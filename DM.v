==> flow/design.v <==
module DM (
    input wire [15:0] addr,
    output wire [15:0] dout,
    input wire [15:0] din,
    input wire we,
    input wire clk,
    input wire reset
    );
reg [15:0] mem [10 - 1:0];
always @ (posedge clk or negedge reset) begin
    if (!reset) begin
        mem[0]<=8;
        mem[1]<=5;
    end
    else if (we) begin
        mem[addr] <= din;
    end
end
assign dout = mem[addr];
endmodule
**Step by step through the tools: DM**

The steps from the RTL of DM to its reports follow in flow order.
Lines are those of the file above, counted from 1.
Library cell names are shortened.
Not given: --

- Top module: DM
- Clock: clk
- Standard-cell library: sky130hd
- Timing corner: tt_025C_1v80

**After elaboration**

Yosys after proc, flatten, opt, wreduce and memory -nomap, before mapping. Enables and synchronous resets that opt folds into registers are not counted as muxes. Print and check cells are not counted. Equal cells are merged and count once.

- Register bits after elaboration: 160
- Bits in latches: 0
- RAM bits: 0
- Memory bits (read-only): 0
- Word width x clocked read ports: 0
- Memories: 0
- Input port bits: 35
- Output and inout port bits: 16
- Elaborated cells: 31

- Add/subtract/negate cells: 0
- Multipliers: 0
- Divide/modulo/power cells: 0
- $lt $le $gt $ge: 0
- Eq/ne operators: 9
- Shifts and indexed selects: 0
- Mux-type cells: 1
- Bitwise gates (word level): 0
- Reductions and logical operators: 11

Operator list:

| kind | number |
|---|---|
| case mux 16 bit (select 10 bit) | 1 |
| AND reduction 3 bit | 8 |
| == test 4 x 3 -> 1 bit (second input constant) | 4 |
| == test 4 x 2 -> 1 bit (second input constant) | 2 |
| == test 4 bit (second input constant) | 2 |
| AND reduction 2 bit | 2 |
| == test 4 x 1 -> 1 bit (second input constant) | 1 |
| zero test 4 bit | 1 |

**Logic depth**

Depth = most cells in a row (Yosys ltp): at word level without a register or memory, in the mapped netlist without a sequential cell, where the memories' decode and read muxes count.

- Depth after elaboration: 2
- ABC_AREA: 0
- Mapped depth: 7

**Mapped cells and area**

The flow's flattened synthesis, as Yosys stat reports it; memories are mapped. The netlist is that of the ABC_AREA named above (0 if unset); the other value can give another one.
Totals and module areas in this step are rounded.

Cells by type:

| cell | number | total area (um^2) |
|---|---|---|
| edfxtp_1 | 128 | 3.84E+03 |
| dfrtp_1 | 29 | 725.696 |
| mux2_2 | 28 | 315.302 |
| a21oi_1 | 23 | 115.11 |
| mux4_2 | 5 | 112.608 |
| o21ai_0 | 21 | 105.101 |
| mux2i_1 | 10 | 100.096 |
| nand2_1 | 26 | 97.594 |
| a22oi_1 | 11 | 82.579 |
| dfstp_2 | 3 | 78.826 |
| mux2_1 | 7 | 78.826 |
| o22a_1 | 9 | 78.826 |
| buf_2 | 15 | 75.072 |
| nor2b_1 | 9 | 56.304 |
| a32oi_1 | 6 | 52.55 |
| buf_4 | 7 | 52.55 |
| nor2_1 | 14 | 52.55 |
| o221ai_1 | 5 | 43.792 |

Not listed: further types 41, cells in them 94.

- Cell count: 450
- Synthesis area: 6700 um^2
- Sequential area: 4600 um^2
- Flip-flop cells: 160
- Buffer cells: 31

**Worst setup path after synthesis**

Path of least setup slack by OpenSTA after synthesis, without wires, with an ideal clock, recovery checks aside; 20% of the period is set as input and as output delay. Where synthesis merged equal registers, the netlist keeps one of their names.

- Path type: input-to-reg
- Start point: in addr[3]
- End point: reg mem[2][0]
- Period: 4510 ps
- Input delay: 902 ps
- Library setup time: 409 ps
- Launch time at the first pin: 902 ps
- Data arrival time: 2701 ps
- Required time: 4101 ps
- Slack: 1399 ps
- Delay of the path: 2208 ps
- Stages: 4
- Buffers on the path: 2
- Synthesis period reached: 3111 ps

"delay of the path" is the arrival time less input delay plus setup time.
"stages" counts driving pins, that of a launching flip-flop among them; a cell with two outputs on the path counts twice.
"synthesis period reached" = period - worst setup slack (recovery checks aside). The figure is calculated, with input and output delays left at 20% of the set period.
The rows between start and end are the longest chain of elaborated cells between them; the timing report does not say that the signal goes this way. Where chains are equally long, one stands for them.
Each line given opens the expression or statement behind the cell; cells for indexed reads and writes are added by Yosys, which also makes memories of some case tables.
Where a signal picks the word or bit written, the line may be left out of the assigning lines.

- Path through: buf_2 -> buf_2 -> or2_2 -> nor3_1
- Length of the longest elaborated chain: 2
- Elaborated cells between the ends (all ways): 2
- Classes of those cells: eq/ne: 1; reduce/logical: 1

Ends and longest elaborated chain, post-synthesis:

| what | RTL line | text |
|---|---|---|
| from (decl) | 2 | `input wire [15:0] addr,` |
| == test 4 x 2 -> 1 bit | 16 | `mem[addr] <= din;` |
| AND reduction 3 bit | -- |  |
| to (decl) | 9 | `reg [15:0] mem [10 - 1:0];` |

**Timing after layout**

Path of least setup slack in the final report of entry B (OpenROAD, finished layout, wires in). Where an end is a register, its clock arrival counts in the times.
The path's times are printed in steps of 10 ps; the period is the one set.

- Path type: input-to-output
- Start point: in addr[3]
- End point: out dout[3]
- Period: 2810 ps
- Input delay: 560 ps
- External output delay: 560 ps
- Launch time at the first pin: 560 ps
- Data arrival time: 2340 ps
- Required time: 2250 ps
- Slack: -90 ps
- Stages: 8
- Buffers on the path: 4

The rows between start and end are the longest chain of elaborated cells between them; the timing report does not say that the signal goes this way. Where chains are equally long, one stands for them.

- Path through: clkdlybuf4s15_2 -> buf_12 -> buf_6 -> nor3b_1 -> o21ai_0 -> a32oi_1 -> o22a_1 -> clkdlybuf4s50_1
- Length of the longest elaborated chain: 2
- Elaborated cells between the ends (all ways): 11
- Classes of those cells: eq/ne: 9; mux: 1; reduce/logical: 1

Ends and longest elaborated chain, after layout:

| what | RTL line | text |
|---|---|---|
| from (decl) | 2 | `input wire [15:0] addr,` |
| == test 4 bit | 19 | `assign dout = mem[addr];` |
| case mux 16 bit (select 10 bit) | 19 |  |
| to (decl) | 3 | `output wire [15:0] dout,` |

# Flow runs of DM

Flow measurements of DM on sky130hd: 2 stored runs with different settings, listed in no order. Input and output delays are each 20% of the period that was set; the output load is 0.01 pF.
"achieved clock period" means the clock period less the worst setup slack. The figure is calculated, with input and output delays left at 20% of the set period.
"critical path time" = time allowed to the worst setup path (clock period - input delay - output delay, where it has them) - its slack; a late launch clock adds to it, a late capture clock takes from it.
"critical path time" is given in steps of 10 ps.
The results are shown rounded.
A setting shown as - is not set for that run.
A result given as - is not shown for that run.

| name | entry A | entry B |
|---|---|---|
| period_ns | 2.52 | 2.81 |
| CORE_UTILIZATION | 50 | 35 |
| PLACE_DENSITY_LB_ADDON | 0.25 | 0.29 |
| CORE_ASPECT_RATIO | 0.67 | 0.52 |
| CORE_MARGIN | 5 | 2 |
| CELL_PAD_IN_SITES_DETAIL_PLACEMENT | 2 | - |
| TNS_END_PERCENT | 100 | 45 |
| GPL_TIMING_DRIVEN | 1 | - |
| CAP_MARGIN | 40 | 20 |
| MAX_ROUTING_LAYER | met5 | - |
| SLEW_MARGIN | 20 | 40 |
| ABC_AREA | - | 0 |
| GPL_ROUTABILITY_DRIVEN | - | 0 |
| smallest setup slack (ps) | - | -93 |
| critical path time (ps) | - | 1780 |
| type of the worst setup path | - | input-to-output |
| achieved clock period (ps) | - | 2903 |
| setup TNS (ps) | - | -120 |
| overall die area (um^2) | - | 20000 |
| post-synthesis cell area (um^2) | - | 6700 |
| final design utilization | - | 0.47 |

Entry A: did not finish, placement stopped with DPL-0033
